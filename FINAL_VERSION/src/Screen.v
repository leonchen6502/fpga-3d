==> flow/design.v <==
module Cordic_Vec(
    input clk,
    input rst_n,
    input iStart,
    input signed [15:0] iAngle,
    input signed [15:0] iX,
    input signed [15:0] iY,
    output signed [15:0] oX,
    output signed [15:0] oY,
    output oDone
);
parameter signed [15:0] cordic_gain = 16'd19898;  
reg [15:0] angleReduced, xReduced, yReduced;
always @(*) begin
    angleReduced = iAngle[13:0];
    case(iAngle[15:14])
        2'b00: begin  
            xReduced = iX;
            yReduced = iY;
        end
        2'b01: begin  
            xReduced = -iY;
            yReduced = iX;
        end
        2'b10: begin  
            xReduced = -iX;
            yReduced = -iY;
        end
        2'b11: begin  
            xReduced = iY;
            yReduced = -iX;
        end
    endcase
end
Cordic_Vec_Core core (
    .clk(clk),
    .rst_n(rst_n),
    .start(iStart),
    .angle(angleReduced),
    .x_in(xReduced),
    .y_in(yReduced),
    .cos_out(xCore),
    .sin_out(yCore),
    .done(doneCore),
    .busy(busyCore)
);
wire doneCore, busyCore;
wire signed [16:0] xCore, yCore;
reg done;
reg signed [31:0] xScaled, yScaled;
always @(posedge clk, negedge rst_n) begin
    if(!rst_n) begin
        xScaled <= 0;
        yScaled <= 0;
    end else begin
        xScaled <= xCore*cordic_gain;
        yScaled <= yCore*cordic_gain;
        done <= doneCore;
    end
end
assign oDone = done;
assign oX = xScaled[30:15];
assign oY = yScaled[30:15];
endmodule
module Cordic_Vec_Core(
    input clk,
    input rst_n,
    input start,
    input signed [15:0] angle,   
    input signed [15:0] x_in,
    input signed [15:0] y_in,
    output signed [16:0] cos_out,
    output signed [16:0] sin_out,
    output done,
    output busy
);
parameter ITERATIONS = 14;
reg signed [15:0] atan_table [0:15];  
initial begin    
    atan_table[0] = 8192;  
    atan_table[1] = 4836;  
    atan_table[2] = 2555;  
    atan_table[3] = 1297;
    atan_table[4] = 651;
    atan_table[5] = 325;
    atan_table[6] = 162;
    atan_table[7] = 81;
    atan_table[8] = 40;
    atan_table[9] = 20;
    atan_table[10] = 10;
    atan_table[11] = 5;
    atan_table[12] = 2;
    atan_table[13] = 1;
    atan_table[14] = 0;
    atan_table[15] = 0;
end
reg [4:0] dCounter, qCounter;
reg signed [16:0] qX, dX, dY, qY;
reg signed [15:0] dAngle, qAngle;
reg qDone, dDone;
reg qBusy, dBusy;
assign cos_out = qX;
assign sin_out = qY;
assign busy = qBusy;
assign done = qDone;
always @(*) begin
    dBusy = qBusy;
    dDone = 0;
    dX = x_in;
    dY = y_in;
    dAngle = angle;
    dCounter = qCounter;
    if(start) begin
        dBusy = 1;
    end
    if(qBusy) begin    
        if (qAngle >= 0) begin
            dX = qX - (qY >>> qCounter);
            dY = qY + (qX >>> qCounter);
            dAngle <= qAngle - atan_table[qCounter];
        end else begin
            dX = qX + (qY >>> qCounter);
            dY = qY - (qX >>> qCounter);
            dAngle = qAngle + atan_table[qCounter];
        end
        if(qCounter <= ITERATIONS-1)
            dCounter = qCounter + 1;
        else begin
            dCounter = 0;
            dDone = 1;
            dBusy = 0;
        end
    end
end
always @(posedge clk or negedge rst_n) begin
    if (!rst_n) begin
        qCounter <= 0;
        qX <= 0;
        qY <= 0;
        qAngle <= 0;
        qDone <= 0;
        qBusy <= 0;
    end else begin
        qCounter <= dCounter;
        qX <= dX;
        qY <= dY;
        qAngle <= dAngle;
        qDone <= dDone;
        qBusy = dBusy;
    end
end
endmodule
module Screen(
    input clk, rst_n,
    output [7:0] red, green, blue,
    output hsync, vsync, vgaClk, blank_n
);
wire [10:0] HCoordinate, VCoordinate;
VGA vga (
    .iClk(clk),
    .iRst_n(rst_n),
    .iRed(R),
    .iGreen(G),
    .iBlue(B),
    .oHCoordinate(HCoordinate),
    .oVCoordinate(VCoordinate),
    .oClk(vgaClk),
    .oBlank_n(blank_n),
    .oRed(red),
    .oGreen(green),
    .oBlue(blue),
    .oHsync(hsync),
    .oVsync(vsync)
);
parameter Period = 2000;
reg [10:0] prescaler;
reg signed [15:0] angle;
reg start;
always @(posedge clk, negedge rst_n) begin
    if(!rst_n) begin
        prescaler <= 31'd0;
        angle <= 0;
        start <= 0;
    end  
    else begin
        if(prescaler == Period - 1) begin
            prescaler <= 0;
            angle <= angle == 31'H7FFFF ? -31'H8000 : angle + 1;
            start <= 1;
        end else begin
            prescaler <= prescaler + 1;
            angle <= angle;
            start <= 0;
        end
    end        
end
wire signed [15:0] x_in = (150)<<<3;
wire signed [15:0] y_in = 0;
wire signed [15:0] cos, sin;
wire done;
Cordic_Vec dut (
    .clk(clk),
    .rst_n(rst_n),
    .iStart(start),
    .iX(x_in),
    .iY(y_in),
    .oX(cos),
    .oY(sin),
    .iAngle(angle),
    .oDone(done)
);
reg signed [15:0] pointX, pointY;
always @(posedge clk, negedge rst_n) begin
    if(!rst_n) begin
        pointX <= 0;
        pointY <= 0;
    end else begin
        if(done) begin
            pointX <= (cos >>> 3) + 400;
            pointY <= (sin >>> 3) + 300;
        end else begin 
            pointX <= pointX;
            pointY <= pointY;
        end
    end
end
wire [23:0] palette1 = 24'H023047;
wire [23:0] palette2 = 24'HFFB703;
reg [7:0] R, G, B;
always @(*) begin
    if (
    (HCoordinate >= pointX - 1) && (HCoordinate <= pointX + 1) &&
    (VCoordinate >= pointY - 1) && (VCoordinate <= pointY + 1)) 
	 begin
        R = palette2[23:16];
        G = palette2[15:8];
        B = palette2[7:0];
    end else begin
        R = palette1[23:16];
        G = palette1[15:8];
        B = palette1[7:0];
    end
end
endmodule
module VGA #(
    parameter hRes = 800,
    parameter hFrontPorch = 40,
    parameter hSyncPulse = 128,
    parameter hBackPorch = 88,
    parameter vRes = 600,
    parameter vFrontPorch = 1,
    parameter vSyncPulse = 4,
    parameter vBackPorch = 23,
    parameter countWidth = 11
)(
    input iClk,
    input iRst_n,
    input [7:0] iRed,
    input [7:0] iGreen,
    input [7:0] iBlue,
    output [countWidth-1:0] oHCoordinate,
    output [countWidth-1:0] oVCoordinate,
    output oClk,
    output oBlank_n,
    output oSync_n,
    output [7:0] oRed,
    output [7:0] oGreen,
    output [7:0] oBlue,
    output oHsync,
    output oVsync
);
localparam hPeriod = hRes + hFrontPorch + hSyncPulse + hBackPorch;
localparam vPeriod = vRes + vFrontPorch + vSyncPulse + vBackPorch;
reg [countWidth-1:0] dHCount, qHCount;
reg [countWidth-1:0] dVCount, qVCount;
wire blanking = qHCount > hRes - 1 || qVCount > vRes - 1;
wire hSyncing = qHCount >= hRes+hFrontPorch && qHCount < hRes+hFrontPorch+hSyncPulse;
wire vSyncing = qVCount >= vRes+vFrontPorch && qVCount < vRes+vFrontPorch+vSyncPulse;
assign oClk = iClk;
assign oRed = iRed;
assign oGreen = iGreen;
assign oBlue = iBlue;
assign oBlank_n = ~blanking;
assign oHsync = ~hSyncing;
assign oVsync = ~vSyncing;
assign oSync_n = 1'b0;
assign oHCoordinate = qHCount < hRes ? qHCount : hRes - 1;
assign oVCoordinate = qVCount < vRes ? qVCount : vRes - 1;
always @(*) begin
    dHCount = qHCount >= hPeriod-1 ? 0 : qHCount + 1;
    if(qHCount == hPeriod-1)
        dVCount = qVCount >= vPeriod-1 ? 0 : qVCount + 1;
    else 
        dVCount = qVCount;
end
always @(posedge iClk, negedge iRst_n) begin
    if(!iRst_n) begin
        qVCount <= 0;
        qHCount <= 0;
    end else begin
        qHCount <= dHCount;
        qVCount <= dVCount;
    end
end
endmodule
Tool chain data of Screen:

The steps from the RTL of Screen to its reports follow in flow order.
Lines are those of the file above, counted from 1.
Operators: Yosys type, input widths -> output width; for muxes data width and select width s.
Cell names lack the library's common part.
Not given: -

* top module: Screen
* clock port: clk
* cell library: sky130hd
* corner: tt_025C_1v80

Word-level counts:

Counts by Yosys on the flattened word-level netlist (proc, flatten, opt, wreduce; memories kept). Register bits leave out memories and registers merged into their read ports (data or address); mux counts leave out enables and synchronous resets folded into registers. Print and check cells are left out. Cells with the same type and inputs are merged into one.
Memory sizes are those after Yosys's memory passes, which may raise the word count (mostly to a power of two), join words into wider ones and drop unused or constant bits.

* cells after elaboration: 94
* memories: 1
* input bits: 2
* output and inout bits: 28
* register bits after elaboration: 200
* memory bits (read-only): 224

* multiply operators: 2
* multiplexer cells: 23
* bitwise logic cells: 3
* shift operators: 2
* equal/unequal tests: 5
* add/sub/neg operators: 17
* order comparisons: 16
* reductions and logical operators: 9

Memory list
* dut.core.atan_table: words 16, width 14, rd ports 1, wr ports 0, line 78 `reg signed [15:0] atan_table [0:15];`

Operators with widths (count)
* $mul 17x15->30 const B: 2
* $pmux 16 s3: 2
* $mux 17: 4
* $ge 11x32->1: 2
* $mux 11: 5
* $lt 11x10->1 const B: 4
* $le 11x17->1: 2
* $add 16x1->17 const B: 2
* $sub 16x1->17 const B: 2
* $add 17x17->17: 2
* $sub 17x17->17: 2
* $sshr 17x5->17: 2
* $add 11x1->11 const B: 3
* $ge 11x10->1 const B: 3
* $mux 16: 2
* $add 13x10->14 const B: 2
* $gt 11x10->1 const B: 2
* $eq 11x11->1 const B: 2
* $add 16x1->16 const B: 1
* $ge 16x1->1 const B: 1
* $add 16x16->16: 1
* $sub 16x16->16: 1
* $mux 8: 2
* $ge 11x11->1 const B: 1
* $mux 7: 1
* $mux 1: 6
* $logic_and 1x1->1: 5
* $add 5x1->5 const B: 1

Not listed: further kinds 8, cells in them 12.

Logic depth:

Depth = most cells in a row (Yosys ltp): at word level without a register or memory, in the mapped netlist without a sequential cell, where the memories' decode and read muxes count.

* depth after elaboration: 7
* ABC_AREA: 0
* mapped depth: 25
* depth with buffers taken out: 22

Synthesis result:

Source: synth_stat.txt of the flow (Yosys; design flattened, memories mapped). It holds for the ABC_AREA given above (unset counts as 0); a run with the other value may have another netlist.
Totals and module areas in this step are rounded.

* flip-flops: 162
* sequential part of the area: 4060 um2
* synthesis area: 22900 um2
* cells in the netlist: 2427
* buffer cells: 88

Cells by type
* ha_1: count 360, area in all 4504.32 um2
* dfrtp_1: count 161, area in all 4.03E+03 um2
* fa_1: count 189, area in all 3.78E+03 um2
* inv_1: count 329, area in all 1.23E+03 um2
* xnor2_1: count 136, area in all 1.19E+03 um2
* xor2_1: count 103, area in all 902.115 um2
* mux4_2: count 33, area in all 743.213 um2
* nor2_1: count 154, area in all 578.054 um2
* a21o_1: count 68, area in all 510.49 um2
* a21oi_1: count 98, area in all 490.47 um2
* nand2_1: count 126, area in all 472.954 um2
* o21ai_0: count 86, area in all 430.413 um2
* mux2_2: count 35, area in all 394.128 um2
* nand3_1: count 61, area in all 305.293 um2
* mux2i_1: count 24, area in all 240.23 um2
* nor3_1: count 40, area in all 200.192 um2
* nor2b_1: count 31, area in all 193.936 um2
* buf_4: count 23, area in all 172.666 um2

Other cell types: 64; their cells: 370.
By module: a second synthesis without flattening, with its own total; a netlist apart from the flattened one above.

* cells (unflattened synthesis): 2870
* area total of the unflattened synthesis: 25800 um2

Rows give one instance, submodules left out.

Modules
* Cordic_Vec: times used 1, sequential area 831 um2, cells 1298, area 12200 um2
* Cordic_Vec_Core: times used 1, sequential area 1430 um2, cells 873, area 7520 um2
* Screen: times used 1, sequential area 1400 um2, cells 492, area 4320 um2
* VGA: times used 1, sequential area 551 um2, cells 207, area 1730 um2

Below are 2 stored runs of the flow (Yosys, OpenROAD; platform sky130hd) on Screen, each with its settings and what was measured, unordered. Constraints: input delay and output delay 20% of the set period each, output load 0.01 pF.
"clock period reached" is the run's clock period less its worst setup slack. It is reckoned from that one timing run; input and output delays stay at 20% of the period that was set.
"time used up by the worst setup path" is the time allowed to the run's worst setup path (the clock period less input and output delay, where it has them) less its slack. Clock arrival times count: a late capture clock shortens it, a late launch clock lengthens it.
"total power of the final layout": no workload was simulated; the value follows from the tool's default switching activity.
"time used up by the worst setup path" is known to 10 ps.
The measured numbers are rounded.

### Run 1

==> flow/run.sh <==
#!/bin/bash
# the make line also repeats the synthesis and layout settings of config.mk as NAME=value (left out here)
make -C /OpenROAD-flow-scripts/flow DESIGN_CONFIG=/design/flow/config.mk WORK_HOME=/design/flow/orfs CLKGATE_MAP_FILE= finish
==> flow/config.mk <==
export PLATFORM = sky130hd
export DESIGN_NAME = Screen
export DESIGN_NICKNAME = Screen
export VERILOG_FILES = /design/flow/design.v
export SDC_FILE = /design/flow/constraint.sdc
export NUM_CORES = 4
export LEC_CHECK = 0
export CAP_MARGIN = 20
export CORE_MARGIN = 2
export CORE_UTILIZATION = 50
export CTS_CLUSTER_DIAMETER = 310
export CTS_CLUSTER_SIZE = 33
export GPL_ROUTABILITY_DRIVEN = 0
export GPL_TIMING_DRIVEN = 1
export MIN_ROUTING_LAYER = met1
export PLACE_DENSITY_LB_ADDON = 0.25
export SLEW_MARGIN = 20
export TNS_END_PERCENT = 60
==> flow/constraint.sdc <==
create_clock -name core_clock -period 4.66 [get_ports {clk}]
set_input_delay 0.9320 -clock core_clock [delete_from_list [all_inputs] [get_ports {clk}]]
set_output_delay 0.9320 -clock core_clock [all_outputs]
set_load 0.01 [all_outputs]

Results of run 1:
- Clock period reached: 5493 ps
- Lowest setup slack: -833 ps
- Total power of the final layout: 3210 uW
- Cell area after synthesis: 22900 um2
- Area of the die: 47600 um2
- Utilization after layout: 62.9 %
- Summed negative setup slack: -18200 ps
- Time used up by the worst setup path: 5490 ps
- Class of the worst setup path: register to register
- Standard-cell area of the final layout: 28500 um2

### Run 2

==> flow/run.sh <==
#!/bin/bash
# the make line also repeats the synthesis and layout settings of config.mk as NAME=value (left out here)
make -C /OpenROAD-flow-scripts/flow DESIGN_CONFIG=/design/flow/config.mk WORK_HOME=/design/flow/orfs CLKGATE_MAP_FILE= finish
==> flow/config.mk <==
export PLATFORM = sky130hd
export DESIGN_NAME = Screen
export DESIGN_NICKNAME = Screen
export VERILOG_FILES = /design/flow/design.v
export SDC_FILE = /design/flow/constraint.sdc
export NUM_CORES = 4
export LEC_CHECK = 0
export CAP_MARGIN = 20
export CELL_PAD_IN_SITES_DETAIL_PLACEMENT = 2
export CORE_MARGIN = 7
export CORE_UTILIZATION = 53
export CTS_CLUSTER_SIZE = 82
export HOLD_SLACK_MARGIN = 0.08
export PLACE_DENSITY_LB_ADDON = 0.26
export SETUP_SLACK_MARGIN = 1.03
export SLEW_MARGIN = 20
==> flow/constraint.sdc <==
create_clock -name core_clock -period 3.5 [get_ports {clk}]
set_input_delay 0.7000 -clock core_clock [delete_from_list [all_inputs] [get_ports {clk}]]
set_output_delay 0.7000 -clock core_clock [all_outputs]
set_load 0.01 [all_outputs]

Outcome of run 2: not finished: placement ended with error DPL-0033
